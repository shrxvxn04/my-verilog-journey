==> flow/design.v <==
module randt (
    input clk,
    input rst,
    input i_Rx_Serial,
    output o_Rx_DV,
    output [7:0] o_Rx_Byte,
    output active,
    output reg tx
);
    parameter IDLE = 3'b000;
    parameter START = 3'b001;
    parameter DATA_STATE = 3'b010;
    parameter STOP = 3'b011;
    parameter CLEAN = 3'b100;
    parameter clks_bit = 434;
    reg [2:0] current_state = IDLE;
    reg [8:0] clk_count = 0;
    reg [2:0] index_bit = 0;
    reg [7:0] data = 0;
    reg active_reg = 0;
    parameter S_IDLE = 3'b000;
    parameter S_RX_START_BIT = 3'b001;
    parameter S_RX_DATA_BITS = 3'b010;
    parameter S_RX_STOP_BIT = 3'b011;
    parameter S_CLEANUP = 3'b100;
    reg r_Rx_Data_R = 1'b1;
    reg r_Rx_Data = 1'b1;
    reg [12:0] r_Clock_Count = 0;
    reg [2:0] r_Bit_Index = 0;
    reg [7:0] r_Rx_Byte = 0;
    reg r_Rx_DV = 0;
    reg [2:0] r_SM_Main = S_IDLE;
    reg start_received = 0;
    reg stop_received = 0;
    always @(posedge clk or posedge rst) begin
        if (rst) begin
            r_Rx_Data_R <= 1'b1;
            r_Rx_Data <= 1'b1;
        end else begin
            r_Rx_Data_R <= i_Rx_Serial;
            r_Rx_Data <= r_Rx_Data_R;
        end
    end
    always @(posedge clk or posedge rst) begin
        if (rst) begin
            r_SM_Main <= S_IDLE;
            r_Rx_DV <= 1'b0;
            r_Clock_Count <= 0;
            r_Bit_Index <= 0;
            r_Rx_Byte <= 8'b0;
            start_received <= 0;
            stop_received <= 0;
        end else begin
            case (r_SM_Main)
                S_IDLE: begin
                    r_Rx_DV <= 1'b0;
                    r_Clock_Count <= 0;
                    r_Bit_Index <= 0;
                    if (r_Rx_Data == 1'b0) 
                        r_SM_Main <= S_RX_START_BIT;
                end
                S_RX_START_BIT: begin
                    if (r_Clock_Count == (clks_bit - 1) / 2) begin
                        if (r_Rx_Data == 1'b0) begin
                            r_Clock_Count <= 0;
                            r_SM_Main <= S_RX_DATA_BITS;
                        end else begin
                            r_SM_Main <= S_IDLE;
                        end
                    end else begin
                        r_Clock_Count <= r_Clock_Count + 1;
                    end
                end
                S_RX_DATA_BITS: begin
                    if (r_Clock_Count < clks_bit - 1) begin
                        r_Clock_Count <= r_Clock_Count + 1;
                    end else begin
                        r_Clock_Count <= 0;
                        r_Rx_Byte[r_Bit_Index] <= r_Rx_Data;
                        if (r_Bit_Index < 7) begin
                            r_Bit_Index <= r_Bit_Index + 1;
                        end else begin
                            r_SM_Main <= S_RX_STOP_BIT;
                        end
                    end
                end
                S_RX_STOP_BIT: begin
                    if (r_Clock_Count < clks_bit - 1) begin
                        r_Clock_Count <= r_Clock_Count + 1;
                    end else begin
                        r_Rx_DV <= 1'b1;
                        r_Clock_Count <= 0;
                        r_SM_Main <= S_CLEANUP;
                    end
                end
                S_CLEANUP: begin
                    r_SM_Main <= S_IDLE;
                    r_Rx_DV <= 1'b0;
                end
            endcase
        end
    end
    assign o_Rx_DV = r_Rx_DV;
    assign o_Rx_Byte = r_Rx_Byte;
  always @(posedge clk or posedge rst) begin
    if (rst) begin
        current_state <= IDLE;
        tx <= 1'b1;
        active_reg <= 0;
        clk_count <= 0;
        index_bit <= 0;
    end else begin
        case (current_state)
            IDLE: begin
                if (o_Rx_DV) begin
                    data <= o_Rx_Byte;
                    active_reg <= 1'b1;
                    index_bit <= 0;   
                    current_state <= START;
                end
            end
            START: begin
                tx <= 1'b0;
                if (clk_count < clks_bit - 1) clk_count <= clk_count + 1;
                else begin
                    clk_count <= 0;
                    current_state <= DATA_STATE;
                end
            end
            DATA_STATE: begin
                tx <= data[index_bit];
                if (clk_count < clks_bit - 1) begin
                    clk_count <= clk_count + 1;
                end else begin
                    clk_count <= 0;
                    if (index_bit < 7) begin
                        index_bit <= index_bit + 1;
                    end else begin
                        current_state <= STOP;
                    end
                end
            end
            STOP: begin
                tx <= 1'b1;
                if (clk_count < clks_bit - 1) clk_count <= clk_count + 1;
                else begin
                    clk_count <= 0;
                    current_state <= IDLE;   
                end
            end
        endcase
    end
end
    assign active = active_reg;
endmodule
Reports on randt
What the tools print for randt, step after step.
Lines are those of the file above, counted from 1.
{"block": "design", "top_module": "randt", "clock_port": "clk", "lib": "sky130hd", "lib_corner": "tt_025C_1v80"}

Word-level counts
Yosys after proc, flatten, opt, wreduce and memory -nomap, before mapping. Memory bits, and registers merged into a memory's read port (data or address), are not among the register bits. Print and check cells are not counted.
{"block": "bits", "output_inout_bits": 11, "reg_bits": 55, "wordCells": 101}
{"block": "classes", "cmp": 4, "mux": 29, "n_reduce_logical": 21, "n_eq": 21, "n_logic": 5, "shift": 3, "n_addsub": 5}
{"block": "op_table", "cell": "3-bit 2-to-1 mux", "count": 15}
{"block": "op_table", "cell": "13-bit case mux with 3-bit select", "count": 1}
{"block": "op_table", "cell": "13-bit 2-to-1 mux", "count": 3}
{"block": "op_table", "cell": "2-bit inequality test with constant B", "count": 12}
{"block": "op_table", "cell": "9-bit 2-to-1 mux", "count": 2}
{"block": "op_table", "cell": "3-bit case mux with 5-bit select", "count": 1}
{"block": "op_table", "cell": "13-bit by 1-bit adder with 13-bit output with constant B", "count": 1}
{"block": "op_table", "cell": "13-bit by 8-bit == test with 1-bit output with constant B", "count": 1}
{"block": "op_table", "cell": "13-bit by 9-bit < comparator with 1-bit output with constant B", "count": 1}
{"block": "op_table", "cell": "3-bit by 2-bit == test with 1-bit output with constant B", "count": 4}
{"block": "op_table", "cell": "6-bit AND reduction", "count": 2}
{"block": "op_table", "cell": "3-bit case mux with 4-bit select", "count": 1}
{"block": "op_table", "cell": "3-bit case mux with 2-bit select", "count": 2}
{"block": "op_table", "cell": "9-bit by 1-bit adder with 9-bit output with constant B", "count": 1}
{"block": "op_table", "cell": "9-bit < comparator with constant B", "count": 1}
{"block": "op_table", "cell": "1-bit by 4-bit variable shift with 8-bit output", "count": 1}
{"block": "op_table", "cell": "1-bit by 4-bit variable shift with 8-bit output with constant A", "count": 1}
{"block": "op_table", "cell": "2-bit AND reduction", "count": 4}
{"block": "op_table", "cell": "4-bit nonzero test", "count": 2}
{"block": "op_table", "cell": "8-bit by 3-bit indexed select with 1-bit output", "count": 1}
{"block": "op_table", "cell": "8-bit AND", "count": 1}
{"block": "op_table", "cell": "8-bit OR", "count": 1}
{"block": "op_table", "cell": "8-bit NOT", "count": 1}
{"block": "op_table", "cell": "2-bit nonzero test", "count": 3}
{"block": "op_table", "cell": "3-bit by 1-bit adder with 3-bit output with constant B", "count": 2}
{"block": "op_table", "cell": "3-bit by 1-bit == test with 1-bit output with constant B", "count": 2}
{"block": "op_table", "cell": "3-bit < comparator with constant B", "count": 2}
{"block": "op_table", "cell": "3-bit zero test", "count": 2}
Not listed: further kinds 14, cells in them 17.

Logic depth
Depth = most cells in a row (Yosys ltp): at word level without a register or memory, in the mapped netlist without a sequential cell, where the memories' decode and read muxes count.
{"block": "depth", "word_depth": 5, "ABC_AREA": 0, "ltp_mapped": 7, "ltp_nobuf": 6}

After synthesis
The flow's flattened synthesis, as Yosys stat reports it; memories are mapped. The netlist is that of the ABC_AREA named above (0 if unset); the other value can give another one.
{"block": "mapped", "cell_count": 281, "seqArea_um2": 1395.1, "flip_flops": 54, "area_um2": 2852.7}
{"block": "types", "cell_type": "sky130_fd_sc_hd__dfrtp_1", "count": 43, "area_total_um2": 1.08E+03}
{"block": "types", "cell_type": "sky130_fd_sc_hd__edfxtp_1", "count": 8, "area_total_um2": 240.23}
{"block": "types", "cell_type": "sky130_fd_sc_hd__ha_1", "count": 11, "area_total_um2": 137.632}
{"block": "types", "cell_type": "sky130_fd_sc_hd__nor2_1", "count": 25, "area_total_um2": 93.84}
{"block": "types", "cell_type": "sky130_fd_sc_hd__nand3_1", "count": 18, "area_total_um2": 90.086}
{"block": "types", "cell_type": "sky130_fd_sc_hd__nand2_1", "count": 23, "area_total_um2": 86.333}
{"block": "types", "cell_type": "sky130_fd_sc_hd__o21ai_0", "count": 16, "area_total_um2": 80.077}
{"block": "types", "cell_type": "sky130_fd_sc_hd__dfstp_2", "count": 3, "area_total_um2": 78.826}
{"block": "types", "cell_type": "sky130_fd_sc_hd__xnor2_1", "count": 8, "area_total_um2": 70.067}
{"block": "types", "cell_type": "sky130_fd_sc_hd__inv_1", "count": 15, "area_total_um2": 56.304}
{"block": "types", "cell_type": "sky130_fd_sc_hd__mux2_2", "count": 5, "area_total_um2": 56.304}
{"block": "types", "cell_type": "sky130_fd_sc_hd__a21oi_1", "count": 11, "area_total_um2": 55.053}
{"block": "types", "cell_type": "sky130_fd_sc_hd__mux4_2", "count": 2, "area_total_um2": 45.043}
{"block": "types", "cell_type": "sky130_fd_sc_hd__xor2_1", "count": 5, "area_total_um2": 43.792}
{"block": "types", "cell_type": "sky130_fd_sc_hd__nor3_1", "count": 7, "area_total_um2": 35.034}
{"block": "types", "cell_type": "sky130_fd_sc_hd__o2bb2ai_1", "count": 4, "area_total_um2": 35.034}
{"block": "types", "cell_type": "sky130_fd_sc_hd__clkbuf_1", "count": 8, "area_total_um2": 30.029}
{"block": "types", "cell_type": "sky130_fd_sc_hd__nand4b_1", "count": 3, "area_total_um2": 26.275}
Not listed: further types 43, cells in them 66.

Worst setup path after synthesis
Path of least setup slack by OpenSTA after synthesis, without wires, with an ideal clock, recovery checks aside; 20% of the period is set as input and as output delay. Where synthesis merged equal registers, the netlist keeps one of their names.
{"block": "synth_timing", "path_kind": "reg-to-reg", "from": "register current_state[0]", "to": "register current_state[1]", "launch_ns": 0.000, "delay_ns": 1.889, "driving_pins": 8, "t_arrival_ns": 1.763, "tclk_ns": 2.3, "setup_slack_ns": 0.411, "required_ns": 2.174, "setup_time_ns": 0.126, "period_less_setup_slack_ns": 1.889}
"delay_ns" is the arrival time less input delay plus setup time.
"driving_pins" counts driving pins, that of a launching flip-flop among them; a cell with two outputs on the path counts twice.
"period_less_setup_slack_ns" is the clock period less the worst setup slack; recovery checks do not enter. This is arithmetic on one report: input and output delays are still those of the set period (20% each).
Between the ends stands the longest chain of elaborated cells between them, by number of cells; it is not shown to be the way that was timed. Of several equally long chains one is given.
A line is the first line of the expression or statement that the cell stems from. Yosys adds cells for indexed reads and writes and turns some case tables into memories.
A register here has more assigning lines than the two given.
{"block": "synth_via", "path_cell_list": "sky130_fd_sc_hd__dfrtp_1 -> sky130_fd_sc_hd__inv_1 -> sky130_fd_sc_hd__ha_1 -> sky130_fd_sc_hd__clkbuf_1 -> sky130_fd_sc_hd__nor3_1 -> sky130_fd_sc_hd__nand2_1 -> sky130_fd_sc_hd__o211a_1 -> sky130_fd_sc_hd__a311o_1", "elab_chain_cells": 3, "cone_cells": 12}
{"block": "synth_lines", "item": "from (decl)", "line_no": 16, "text": "reg [2:0] current_state = IDLE;"}
{"block": "synth_lines", "item": "from (assign)", "line_no": 107, "text": "current_state <= IDLE;"}
{"block": "synth_lines", "item": "from (assign)", "line_no": 119, "text": "current_state <= START;"}
{"block": "synth_lines", "item": "3-bit zero test", "line_no": 113, "text": "case (current_state)"}
{"block": "synth_lines", "item": "4-bit nonzero test"}
{"block": "synth_lines", "item": "6-bit AND reduction"}
{"block": "synth_lines", "item": "to (assign)", "line_no": 107}
{"block": "synth_lines", "item": "to (assign)", "line_no": 119}
{"block": "synth_lines", "item": "to (decl)", "line_no": 16}

Path in the finished layout
From the final timing report of run A: the path of least setup slack in the routed layout; clock arrival at registers is part of the times.
{"block": "layout_timing", "path_kind": "reg-to-reg", "from": "register current_state[0]", "to": "register data[6]", "t_arrival_ns": 2.10, "setup_slack_ns": 0.95, "tclk_ns": 3.12, "setup_time_ns": 0.36, "driving_pins": 5, "required_ns": 3.05, "launch_ns": 0.29}
Between the ends stands the longest chain of elaborated cells between them, by number of cells; it is not shown to be the way that was timed. Of several equally long chains one is given.
A register here has more assigning lines than the two given.
{"block": "layout_via", "path_cell_list": "sky130_fd_sc_hd__dfrtp_1 -> sky130_fd_sc_hd__inv_1 -> sky130_fd_sc_hd__ha_1 -> sky130_fd_sc_hd__nand2_1 -> sky130_fd_sc_hd__nor2_1", "elab_chain_cells": 2, "cone_cells": 2}
{"block": "layout_lines", "item": "from (decl)", "line_no": 16, "text": "reg [2:0] current_state = IDLE;"}
{"block": "layout_lines", "item": "from (assign)", "line_no": 107, "text": "current_state <= IDLE;"}
{"block": "layout_lines", "item": "from (assign)", "line_no": 119, "text": "current_state <= START;"}
{"block": "layout_lines", "item": "3-bit zero test", "line_no": 113, "text": "case (current_state)"}
{"block": "layout_lines", "item": "3-bit AND reduction"}
{"block": "layout_lines", "item": "to (assign)", "line_no": 116, "text": "data <= o_Rx_Byte;"}
{"block": "layout_lines", "item": "to (decl)", "line_no": 19, "text": "reg [7:0] data = 0;"}

Stored flow runs of randt (2 of them; Yosys, OpenROAD, sky130hd). They differ in their settings and are not a sequence. Constraints: input delay and output delay 20% of the set period each, output load 0.01 pF.
"timing.achieved_period_ns" = clock period - worst setup slack. The figure is calculated, with input and output delays left at 20% of the set period.
By "worst_setup_path_time_ns" is meant the share of the clock period that the worst setup path is allowed (20% is reserved at inputs, 20% at outputs), minus its slack. Clock arrival times at its registers enter into it.
"power.total_uw" rests on the timing tool's default activity at the inputs, not on a simulated workload.

{"run": "run A", "settings": { "period_ns": 3.12, "CORE_UTILIZATION": 39, "SETUP_SLACK_MARGIN": 0.31, "CORE_ASPECT_RATIO": 0.6, "CELL_PAD_IN_SITES_DETAIL_PLACEMENT": 0, "TNS_END_PERCENT": 70, "GPL_ROUTABILITY_DRIVEN": 0, "SLEW_MARGIN": 0, "MAX_ROUTING_LAYER": "met5", "CAP_MARGIN": 20, "CORE_MARGIN": 2 }, "results": { "yosys_chip_area_um2": 2852.7, "power.total_uw": 1297, "worst_setup_path_time_ns": 2.17, "worst_path_kind": "reg-to-reg", "timing.achieved_period_ns": 2.167, "timing.setup.tns_ns": 0.000, "utilization_frac": 0.453, "final_stdcell_area_um2": 3249.4, "die_footprint_um2": 8037.6, "timing.setup.ws_ns": 0.953 }}
{"run": "run B", "settings": { "period_ns": 2.05, "SETUP_SLACK_MARGIN": 0.04, "CAP_MARGIN": 20, "CORE_MARGIN": 2, "CORE_UTILIZATION": 40, "SLEW_MARGIN": 20 }, "results": { "timing.setup.ws_ns": 0.188, "power.total_uw": 1689, "final_stdcell_area_um2": 3314.4, "yosys_chip_area_um2": 2852.7, "die_footprint_um2": 7823.4, "utilization_frac": 0.485, "timing.setup.tns_ns": 0.000, "worst_setup_path_time_ns": 1.86, "worst_path_kind": "reg-to-reg", "timing.achieved_period_ns": 1.862 }}
